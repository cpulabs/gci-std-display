==> flow/design.v <==
`default_nettype none
module gci_std_display_device_special_memory
	#(
		parameter USEMEMSIZE = 32'h00000000,
		parameter PRIORITY = 32'h00000000,
		parameter DEVICECAT = 32'h00000000
	)(							
		input wire iCLOCK,
		input wire inRESET,
		input wire iSPECIAL_REQ,
		input wire iSPECIAL_RW,
		input wire [7:0] iSPECIAL_ADDR,
		input wire [31:0] iSPECIAL_DATA,
		output wire [31:0] oSPECIAL_DATA
	);
	integer	i;
	reg [31:0] b_mem[0:255];	
	always@(posedge iCLOCK or negedge inRESET)begin
		if(!inRESET)begin
			for(i = 0; i < 256; i = i + 1)begin
				if(i == 0)begin
					b_mem[i] <= USEMEMSIZE;
				end
				else if(i == 1)begin
					b_mem[i] <= PRIORITY;
				end
				else begin
					b_mem[i] <= 32'h00000000;
				end
			end		
		end
		else begin
			if(iSPECIAL_REQ && iSPECIAL_RW)begin
				b_mem [iSPECIAL_ADDR] <= iSPECIAL_ADDR;
			end	
		end
	end  
	assign oSPECIAL_DATA = b_mem[iSPECIAL_ADDR];
endmodule
`default_nettype wire
Step by step through the tools: gci_std_display_device_special_memory
Tool output for the design above, in the order of the flow.
Line numbers count from 1 in the design file above.
Library cell names are shortened.
The mark - stands for no value.

design
  design top = gci_std_display_device_special_memory
  clock = iCLOCK
  standard-cell library = sky130hd
  corner = tt_025C_1v80

Elaborated design
Source: Yosys, flattened and elaborated. Widths are those after wreduce. Registers that Yosys merges into a memory's read port (data or address) are not register bits. Print and check cells do not count. Equal cells are merged and count once.

storage and ports
  input bits = 44
  register bits after elaboration = 2048

operators by class
  reduce/logical cells = 258
  equality and inequality tests = 255
  mux-type cells = 1

operators by type and width
  operator                                                        count
  32-bit parallel mux with 256-bit select                         1
  8-bit equality test with constant B                             128
  2-bit AND reduction                                             256
  8-bit by 7-bit equality test with 1-bit output with constant B  64
  8-bit by 6-bit equality test with 1-bit output with constant B  32
  8-bit by 5-bit equality test with 1-bit output with constant B  16
  8-bit by 4-bit equality test with 1-bit output with constant B  8
  8-bit by 3-bit equality test with 1-bit output with constant B  4
  8-bit by 2-bit equality test with 1-bit output with constant B  2
  8-bit by 1-bit equality test with 1-bit output with constant B  1
  8-bit zero test                                                 1
  1-bit logical AND                                               1

Depth
Longest topological path by Yosys (ltp), each cell counted once; first at word level (registers and memories cut), then after technology mapping (sequential cells cut; the memories' decode and read muxes count).

logic depth
  depth after elaboration = 2
  ABC_AREA = 0
  depth in mapped cells = 13
  gate-level depth less buffers = 7

Mapped cells and area
Source: synth_stat.txt of the flow (Yosys; design flattened, memories mapped). It holds for the ABC_AREA given above (unset counts as 0); a run with the other value may have another netlist.

cell types
  type      count  area in all (um^2)
  dfrtp_1   2048   5.12E+04
  or2_2     672    4.2E+03
  and2_1    617    3.86E+03
  a22oi_1   490    3.68E+03
  nor2b_1   409    2.56E+03
  nand2b_1  352    2.2E+03
  a32oi_1   171    1.5E+03
  o22ai_1   172    1.08E+03
  nand3_1   192    960.922
  nor2_1    217    814.531
  buf_2     152    760.73
  a222oi_1  69     690.662
  nand2_1   167    626.851
  a22o_1    71     621.846
  nand4_1   81     506.736
  a221oi_1  53     464.195
  clkbuf_1  114    427.91
  nor4_1    61     381.616

Other cell types: 45; their cells: 459.

mapped netlist
  flip-flops = 2048
  synthesis area = 79741.5 um^2
  cells in the netlist = 6567

Timing after synthesis
Source: OpenSTA report_checks on the synthesized netlist (no wires, ideal clock, input and output delay 20% of the period each), path of least setup slack; recovery checks are left aside. Register names are those of the netlist, which keeps one name where synthesis merged equal registers.

timing post-synthesis
  path type = in2out
  start point = input port iSPECIAL_ADDR[5]
  end point = output port oSPECIAL_DATA[3]
  driving pins on the path = 9
  output delay = 0.856 ns
  external input delay = 0.856 ns
  path delay = 2.096 ns
  time at the first pin = 0.856 ns
  period = 4.28 ns
  arrival time = 2.952 ns
  path buffers = 2
  path slack = 0.472 ns
  synthesis period reached = 3.808 ns

"path delay" is the arrival time less input delay plus setup time.
At an output port there is no setup time.
"driving pins on the path": output pins that drive a net of the path, with the launching flip-flop's if there is one; two outputs of one cell count as two.
"synthesis period reached" = period - worst setup slack (recovery checks aside). The figure is calculated, with input and output delays left at 20% of the set period.
The rows between start and end are the longest chain of elaborated cells between them; the timing report does not say that the signal goes this way. Where chains are equally long, one stands for them.
A line is the first line of the expression or statement that the cell stems from. Yosys adds cells for indexed reads and writes and turns some case tables into memories.

on the way, post-synthesis
  cells stage by stage = buf_2 and4b_1 buf_6 a22oi_1 o22ai_1 or4_1 or4_1 nor4_1 a31oi_1
  cells in the longest elaborated chain = 2

RTL lines, path post-synthesis
  what                                     RTL line  RTL
  start, declared                          12        input wire [7:0] iSPECIAL_ADDR,
  8-bit equality test                      38        assign oSPECIAL_DATA = b_mem[iSPECIAL_ADDR];
  32-bit parallel mux with 256-bit select  38
  end, declared                            14        output wire [31:0] oSPECIAL_DATA

--- runs ---
Stored flow runs of gci_std_display_device_special_memory (2 of them; Yosys, OpenROAD, sky130hd). They differ in their settings and are not a sequence. Constraints: input delay and output delay 20% of the set period each, output load 0.01 pF.

settings of entry A
{
  "period_ns": 2.84,
  "CORE_UTILIZATION": 65,
  "SETUP_SLACK_MARGIN": 0.54,
  "PLACE_DENSITY_LB_ADDON": 0.28,
  "CORE_MARGIN": 5,
  "ABC_AREA": 0,
  "GPL_TIMING_DRIVEN": 1,
  "CTS_CLUSTER_DIAMETER": 82,
  "SLEW_MARGIN": 10,
  "CAP_MARGIN": 20
}
report of entry A: did not finish, route, GRT-0232

settings of entry B
{
  "period_ns": 3.52,
  "CORE_UTILIZATION": 51,
  "PLACE_DENSITY": 0.57,
  "CELL_PAD_IN_SITES_DETAIL_PLACEMENT": 0,
  "TNS_END_PERCENT": 65,
  "GPL_ROUTABILITY_DRIVEN": 1,
  "CAP_MARGIN": 5,
  "MIN_ROUTING_LAYER": "met2",
  "CORE_MARGIN": 2,
  "SLEW_MARGIN": 20
}
report of entry B: did not finish, route, GRT-0116
--- end ---
