==> flow/design.v <==
`default_nettype none
module gci_std_display_vram_interface #(
		parameter P_MEM_ADDR_N = 19
	)(
		input wire iGCI_CLOCK,
		input wire inRESET,
		input wire iRESET_SYNC,
		input wire iIF0_REQ,
		output wire oIF0_ACK,
		input wire iIF0_FINISH,
		input wire iIF0_ENA,
		output wire oIF0_BUSY,
		input wire iIF0_RW,
		input wire [P_MEM_ADDR_N-1:0] iIF0_ADDR,
		input wire [31:0] iIF0_DATA,
		output wire oIF0_VALID,
		input wire iIF0_BUSY,
		output wire [31:0] oIF0_DATA,
		input wire iIF1_REQ,
		output wire oIF1_ACK,
		input wire iIF1_FINISH,
		output wire oIF1_BREAK,
		input wire iIF1_ENA,
		output wire oIF1_BUSY,
		input wire iIF1_RW,
		input wire [P_MEM_ADDR_N-1:0] iIF1_ADDR,
		input wire [31:0] iIF1_DATA,
		output wire oIF1_VALID,
		input wire iIF1_BUSY,
		output wire [31:0] oIF1_DATA,
		output wire oVRAM_ARBIT_REQ,
		input wire iVRAM_ARBIT_ACK,
		output wire oVRAM_ARBIT_FINISH,
		output wire oVRAM_ENA,
		input wire iVRAM_BUSY,
		output wire oVRAM_RW,
		output wire [P_MEM_ADDR_N-1:0] oVRAM_ADDR,
		output wire [31:0] oVRAM_DATA,
		input wire iVRAM_VALID,
		output wire oVRAM_BUSY,
		input wire [31:0] iVRAM_DATA
	);
	parameter P_L_MAIN_STT_IDLE = 2'h0;
	parameter P_L_MAIN_STT_REQ = 2'h1;
	parameter P_L_MAIN_STT_IF0 = 2'h2;
	parameter P_L_MAIN_STT_IF1 = 2'h3;
	reg [1:0] b_main_state;
	reg [1:0] b_main_if_select;
	reg b_if2vram_req;
	reg b_if2vram_finish;
	reg b_if2vram_ena;
	reg b_if2vram_rw;
	reg [P_MEM_ADDR_N-1:0] b_if2vram_addr;
	reg [31:0] b_if2vram_data;
	reg b_if2vram_busy;
	reg b_vram2if0_ack;
	reg b_vram2if0_busy;
	reg b_vram2if0_valid;
	reg [31:0] b_vram2if0_data;	
	reg b_vram2if1_ack;
	reg b_vram2if1_busy;
	reg b_vram2if1_valid;
	reg [31:0] b_vram2if1_data;
	reg b_if0_break;
	always@(posedge iGCI_CLOCK or negedge inRESET)begin
		if(!inRESET)begin
			b_main_state <= P_L_MAIN_STT_IDLE;
			b_main_if_select <= P_L_PARAM_STT_IDLE;
		end
		else if(iRESET_SYNC)begin
			b_main_state <= P_L_PARAM_STT_IDLE;
			b_main_if_select <= P_L_PARAM_STT_IDLE;
		end
		else begin
			case(b_main_state)
				P_L_MAIN_STT_IDLE:
					begin			
						if(iIF0_REQ)begin
							b_main_state <= P_L_MAIN_STT_REQ;
							b_main_if_select <= P_L_MAIN_STT_IF0;
						end
						else if(iIF1_REQ)begin
							b_main_state <= P_L_MAIN_STT_REQ;
							b_main_if_select <= P_L_MAIN_STT_IF1;
						end
					end
				P_L_MAIN_STT_REQ:
					begin
						if(iVRAM_ARBIT_ACK)begin
							b_main_state <= b_main_if_select;
						end
					end
				P_L_MAIN_STT_IF0:
					begin
						if(iIF0_FINISH)begin
							b_main_state <= P_L_MAIN_STT_IDLE;
						end
					end
				P_L_MAIN_STT_IF1:
					begin
						if(iIF1_FINISH)begin
							b_main_state <= P_L_MAIN_STT_IDLE;
						end
					end
				default:
					begin
						b_main_state <= P_L_MAIN_STT_IDLE;
					end
			endcase
		end
	end  
	always@(posedge iGCI_CLOCK or negedge inRESET)begin	
		if(!inRESET)begin			
			b_if2vram_req <= 1'b0;
			b_if2vram_finish <= 1'b0;
			b_if2vram_ena <= 1'b0;
			b_if2vram_rw <= 1'b0;
			b_if2vram_addr <= {P_MEM_ADDR_N{1'b0}};
			b_if2vram_data <= 32'h0;
			b_if2vram_busy <= 1'b0;
		end
		else if(iRESET_SYNC)begin
			b_if2vram_req <= 1'b0;
			b_if2vram_finish <= 1'b0;
			b_if2vram_ena <= 1'b0;
			b_if2vram_rw <= 1'b0;
			b_if2vram_addr <= {P_MEM_ADDR_N{1'b0}};
			b_if2vram_data <= 32'h0;
			b_if2vram_busy <= 1'b0;
		end
		else begin
			if(b_main_state == P_L_MAIN_STT_IF0)begin
				b_if2vram_req <= iIF0_REQ;
				b_if2vram_finish <= iIF0_FINISH;
				b_if2vram_ena <= iIF0_ENA;
				b_if2vram_rw <= iIF0_RW;
				b_if2vram_addr <= iIF0_ADDR;
				b_if2vram_data <= iIF0_DATA;
				b_if2vram_busy <= iIF0_BUSY;
			end
			else if(b_main_state == P_L_MAIN_STT_IF1)begin
				b_if2vram_req <= iIF1_REQ;
				b_if2vram_finish <= iIF1_FINISH;
				b_if2vram_ena <= iIF1_ENA;
				b_if2vram_rw <= iIF1_RW;
				b_if2vram_addr <= iIF1_ADDR;
				b_if2vram_data <= iIF1_DATA;
				b_if2vram_busy <= iIF1_BUSY;
			end
			else begin
				b_if2vram_req <= 1'b0;
				b_if2vram_finish <= 1'b0;
				b_if2vram_ena <= 1'b0;
				b_if2vram_rw <= 1'b0;
				b_if2vram_addr <= {P_MEM_ADDR_N{1'b0}};
				b_if2vram_busy <= 1'b0;
				b_if2vram_data <= 32'h0;
				b_if2vram_busy <= 1'b0;
			end
		end
	end  
	always@(posedge iGCI_CLOCK or negedge inRESET)begin
		if(!inRESET)begin
			b_vram2if0_ack <= 1'b0;
			b_vram2if0_busy <= 1'b0;
			b_vram2if0_valid <= 1'b0;
			b_vram2if0_data <= 32'h0;
		end
		else if(iRESET_SYNC)begin
			b_vram2if0_ack <= 1'b0;
			b_vram2if0_busy <= 1'b0;
			b_vram2if0_valid <= 1'b0;
			b_vram2if0_data <= 32'h0;
		end
		else begin
			if(b_main_state == P_L_MAIN_STT_IF0)begin
				b_vram2if0_ack <= iVRAM_ARBIT_ACK;
				b_vram2if0_busy <= iVRAM_BUSY;
				b_vram2if0_valid <= iVRAM_VALID;
				b_vram2if0_data <= iVRAM_DATA;
			end
			else begin
				b_vram2if0_ack <= 1'b0;
				b_vram2if0_busy <= 1'b0;
				b_vram2if0_valid <= 1'b0;
				b_vram2if0_data <= 32'h0;
			end
		end
	end
	always@(posedge iGCI_CLOCK or negedge inRESET)begin
		if(!inRESET)begin
			b_vram2if1_ack <= 1'b0;
			b_vram2if1_busy <= 1'b0;
			b_vram2if1_valid <= 1'b0;
			b_vram2if1_data <= 32'h0;
		end
		else if(iRESET_SYNC)begin
			b_vram2if1_ack <= 1'b0;
			b_vram2if1_busy <= 1'b0;
			b_vram2if1_valid <= 1'b0;
			b_vram2if1_data <= 32'h0;
		end
		else begin
			if(b_main_state == P_L_MAIN_STT_IF1)begin
				b_vram2if1_ack <= iVRAM_ARBIT_ACK;
				b_vram2if1_busy <= iVRAM_BUSY;
				b_vram2if1_valid <= iVRAM_VALID;
				b_vram2if1_data <= iVRAM_DATA;
			end
			else begin
				b_vram2if1_ack <= 1'b0;
				b_vram2if1_busy <= 1'b0;
				b_vram2if1_valid <= 1'b0;
				b_vram2if1_data <= 32'h0;
			end
		end
	end
	always@(posedge iGCI_CLOCK or negedge inRESET)begin
		if(!inRESET)begin
			b_if0_break <= 1'b0;
		end
		else if(iRESET_SYNC)begin
			b_if0_break <= 1'b0;
		end
		else begin
			b_if0_break <= (b_main_state == P_L_MAIN_STT_IF1) && iIF0_REQ;
		end
	end  
	assign oVRAM_ARBIT_REQ = b_if2vram_req;
	assign oVRAM_ARBIT_FINISH = b_if2vram_finish;
	assign oVRAM_ENA = b_if2vram_ena;
	assign oVRAM_RW = b_if2vram_rw;
	assign oVRAM_ADDR = b_if2vram_addr;
	assign oVRAM_DATA = b_if2vram_data;
	assign oVRAM_BUSY = b_if2vram_busy;
	assign oIF0_ACK = b_vram2if0_ack;
	assign oIF0_BUSY = b_vram2if0_busy;
	assign oIF0_VALID = b_vram2if0_valid;
	assign oIF0_DATA = b_vram2if0_data;
	assign oIF1_ACK = b_vram2if1_ack;
	assign oIF1_BREAK = b_if0_break;
	assign oIF1_BUSY = b_vram2if1_busy;
	assign oIF1_VALID = b_vram2if1_valid;
	assign oIF1_DATA = b_vram2if1_data;
endmodule
`default_nettype wire
# [Step by step through the tools: gci_std_display_vram_interface]
# What the tools print for gci_std_display_vram_interface, step after step.
# Lines are those of the file above, counted from 1.
# Operators: Yosys type, input widths -> output width; for muxes data width and select width s.
# Cell names lack the library's common part.
# Not given: --
[inputs] top="gci_std_display_vram_interface" clk_port="iGCI_CLOCK" library="sky130hd" lib_corner="tt_025C_1v80"

# [After elaboration]
# Source: Yosys, flattened and elaborated, memories not mapped. Widths are those after wreduce. Registers that Yosys merges into a memory's read port (data or address) are not register bits. Print and check cells do not count. Equal cells are merged and count once.
[bits] register_bits=131 inputBits=150 output_inout_bits=127
[op_classes] n_eq=7 mux=49 reduce_logical=9
[op_table] cell="$mux 32" n=7
[op_table] cell="$mux 19" n=3
[op_table] cell="$mux 1" n=30
[op_table] cell="$mux 2" n=8
[op_table] cell="$ne 3x3->1 const B" n=3
[op_table] cell="$pmux 2 s4" n=1
[op_table] cell="$reduce_and 5->1" n=1
[op_table] cell="$reduce_bool 5->1" n=1
[op_table] cell="$eq 2x2->1 const B" n=2
[op_table] cell="$reduce_and 2->1" n=2
[op_table] cell="$reduce_bool 2->1" n=2
[op_table] cell="$ne 4x4->1 const B" n=1
[op_table] cell="$reduce_bool 3->1" n=1
[op_table] cell="$eq 2x1->1 const B" n=1
[op_table] cell="$logic_not 2->1" n=1
[op_table] cell="$logic_and 1x1->1" n=1

# [Depth]
# Yosys ltp: most cells in a row. Word level: on the elaborated netlist, between registers, memories and ports. Mapped: between sequential cells and ports; inverters and the memories' decode and read muxes count.
[logic_depth] depth_word=4 ABC_AREA=1 mapped_depth=9 mapped_depth_nobuf=9

# [After synthesis]
# Source: synth_stat.txt of the flow (Yosys; design flattened, memories mapped). It holds for the ABC_AREA given above (unset counts as 0); a run with the other value may have another netlist.
[types] type="dfrtp_1" n=131 area_total_um2=3.28E+03
[types] type="nand3_1" n=59 area_total_um2=295.283
[types] type="nor2_1" n=75 area_total_um2=281.52
[types] type="nand2_1" n=70 area_total_um2=262.752
[types] type="o21ai_1" n=40 area_total_um2=200.192
[types] type="inv_1" n=46 area_total_um2=172.666
[types] type="buf_4" n=13 area_total_um2=97.594
[types] type="o21ai_0" n=16 area_total_um2=80.077
[types] type="buf_2" n=13 area_total_um2=65.062
[types] type="ha_1" n=4 area_total_um2=50.048
[types] type="nand2_2" n=3 area_total_um2=18.768
[types] type="o22ai_1" n=2 area_total_um2=12.512
[types] type="buf_1" n=3 area_total_um2=11.261
[types] type="a21oi_1" n=1 area_total_um2=5.005
[types] type="nor3_1" n=1 area_total_um2=5.005
[types] type="inv_2" n=1 area_total_um2=3.754
[mapped] cells=478 synth_area_um2=4839.6 seqArea_um2=3278.1 ffs=131

# [Timing after synthesis]
# OpenSTA on the mapped netlist: ideal clock, no wires. The path of least setup slack (recovery checks aside). Input and output delay are each 20% of the period. Register names are those of the netlist, which keeps one name where synthesis merged equal registers.
[synth_path] path_type="register to register" startpoint="register b_main_state[0]" endpoint="register b_if2vram_busy" clock_period_ns=1.71 setup_ns=0.126 launch_ns=0.000 arrival_ns=1.134 required_ns=1.584 path_slack_ns=0.450 path_delay_ns=1.260 stages=7 n_path_buf=1 period_less_setup_slack_ns=1.26
# "path_delay_ns" = arrival - input delay + setup time.
# "stages" counts driving pins, that of a launching flip-flop among them; a cell with two outputs on the path counts twice.
# "period_less_setup_slack_ns" is the clock period less the worst setup slack; recovery checks do not enter. This is arithmetic on one report: input and output delays are still those of the set period (20% each).
# Between the ends stands the longest chain of elaborated cells between them, by number of cells; it is not shown to be the way that was timed. Of several equally long chains one is given.
# Each line given opens the expression or statement behind the cell; cells for indexed reads and writes are added by Yosys, which also makes memories of some case tables.
# At most two assigning lines are given for a register; there are more.
[synth_between] cell_sequence="dfrtp_1 -> inv_1 -> ha_1 -> inv_1 -> nand2_2 -> buf_2 -> o21ai_0" elab_chain_len=4
[synth_lines] item="start, declared" line_no=47 text="reg [1:0] b_main_state;"
[synth_lines] item="start, assigned" line_no=67 text="b_main_state <= P_L_MAIN_STT_IDLE;"
[synth_lines] item="start, assigned" line_no=90 text="b_main_state <= b_main_if_select;"
[synth_lines] item="$eq 2x2->1" line_no=141 text="else if(b_main_state == P_L_MAIN_STT_IF1)begin"
[synth_lines] item="$mux 1" line_no=141
[synth_lines] item="$mux 1" line_no=132 text="if(b_main_state == P_L_MAIN_STT_IF0)begin"
[synth_lines] item="$mux 1" line_no=122 text="else if(iRESET_SYNC)begin"
[synth_lines] item="end, assigned" line_no=139 text="b_if2vram_busy <= iIF0_BUSY;"
[synth_lines] item="end, assigned" line_no=148 text="b_if2vram_busy <= iIF1_BUSY;"
[synth_lines] item="end, declared" line_no=55 text="reg b_if2vram_busy;"

# [Timing after layout]
# From the final timing report of run 1: the path of least setup slack in the routed layout; clock arrival at registers is part of the times.
[layout_path] path_type="register to register" startpoint="register b_main_state[1]" endpoint="register b_main_state[1]" clock_period_ns=1.61 setup_ns=0.06 launch_ns=0.53 arrival_ns=2.03 required_ns=2.08 path_slack_ns=0.05 stages=8 n_path_buf=1
# Between the ends stands the longest chain of elaborated cells between them, by number of cells; it is not shown to be the way that was timed. Of several equally long chains one is given.
# At most two assigning lines are given for a register; there are more.
[layout_between] cell_sequence="dfrtp_2 -> buf_6 -> inv_4 -> ha_4 -> inv_2 -> nor3_1 -> nand2_2 -> nand2_1" elab_chain_len=3
[layout_lines] item="start, declared" line_no=47 text="reg [1:0] b_main_state;"
[layout_lines] item="start, assigned" line_no=67 text="b_main_state <= P_L_MAIN_STT_IDLE;"
[layout_lines] item="start, assigned" line_no=90 text="b_main_state <= b_main_if_select;"
[layout_lines] item="$eq 2x2->1" line_no=75 text="case(b_main_state)"
[layout_lines] item="$pmux 2 s4" line_no=75
[layout_lines] item="$mux 2" line_no=70 text="else if(iRESET_SYNC)begin"
[layout_lines] item="end, assigned" line_no=71 text="b_main_state <= P_L_PARAM_STT_IDLE;"
[layout_lines] item="end, assigned" line_no=90
[layout_lines] item="end, declared" line_no=47

--- measured runs ---
Stored flow runs of gci_std_display_vram_interface (2 of them; Yosys, OpenROAD, sky130hd). They differ in their settings and are not a sequence. Constraints: input delay and output delay 20% of the set period each, output load 0.01 pF.
"achieved clock period": clock period set for the run, less the worst setup slack. It is reckoned from that one timing run; input and output delays stay at 20% of the period that was set.
"worst setup path time" = time allowed to the worst setup path (clock period - input delay - output delay, where it has them) - its slack; a late launch clock adds to it, a late capture clock takes from it.
"power" is the tool's figure for a default switching activity; nothing was simulated.
[run 1] settings: period_ns=1.61, CORE_UTILIZATION=46, SETUP_SLACK_MARGIN=0.42, PLACE_DENSITY_LB_ADDON=0.13, CELL_PAD_IN_SITES_GLOBAL_PLACEMENT=1, TNS_END_PERCENT=100, ABC_AREA=1, GPL_TIMING_DRIVEN=1, CTS_CLUSTER_SIZE=93, CTS_CLUSTER_DIAMETER=375, CAP_MARGIN=25, CORE_MARGIN=2, SLEW_MARGIN=20
[run 1] result: chip area after synthesis (Yosys) 4839.6 um^2, die area 11357.2 um^2, standard-cell area of the final layout 9310.2 um^2, utilization 90.6%, worst setup slack after layout 0.050 ns, total negative slack 0.000 ns, power 0.010845 W, achieved clock period 1.560 ns, worst setup path time 1.56 ns, worst setup path kind register to register
[run 2] settings: period_ns=2.12, CORE_UTILIZATION=59, SETUP_SLACK_MARGIN=0.35, PLACE_DENSITY=0.44, CORE_MARGIN=10, CELL_PAD_IN_SITES_DETAIL_PLACEMENT=0, TNS_END_PERCENT=90, GPL_TIMING_DRIVEN=0, MAX_ROUTING_LAYER=met4, CAP_MARGIN=20, SLEW_MARGIN=20
[run 2] result: did not finish, placement stopped with GPL-0301
--- end ---
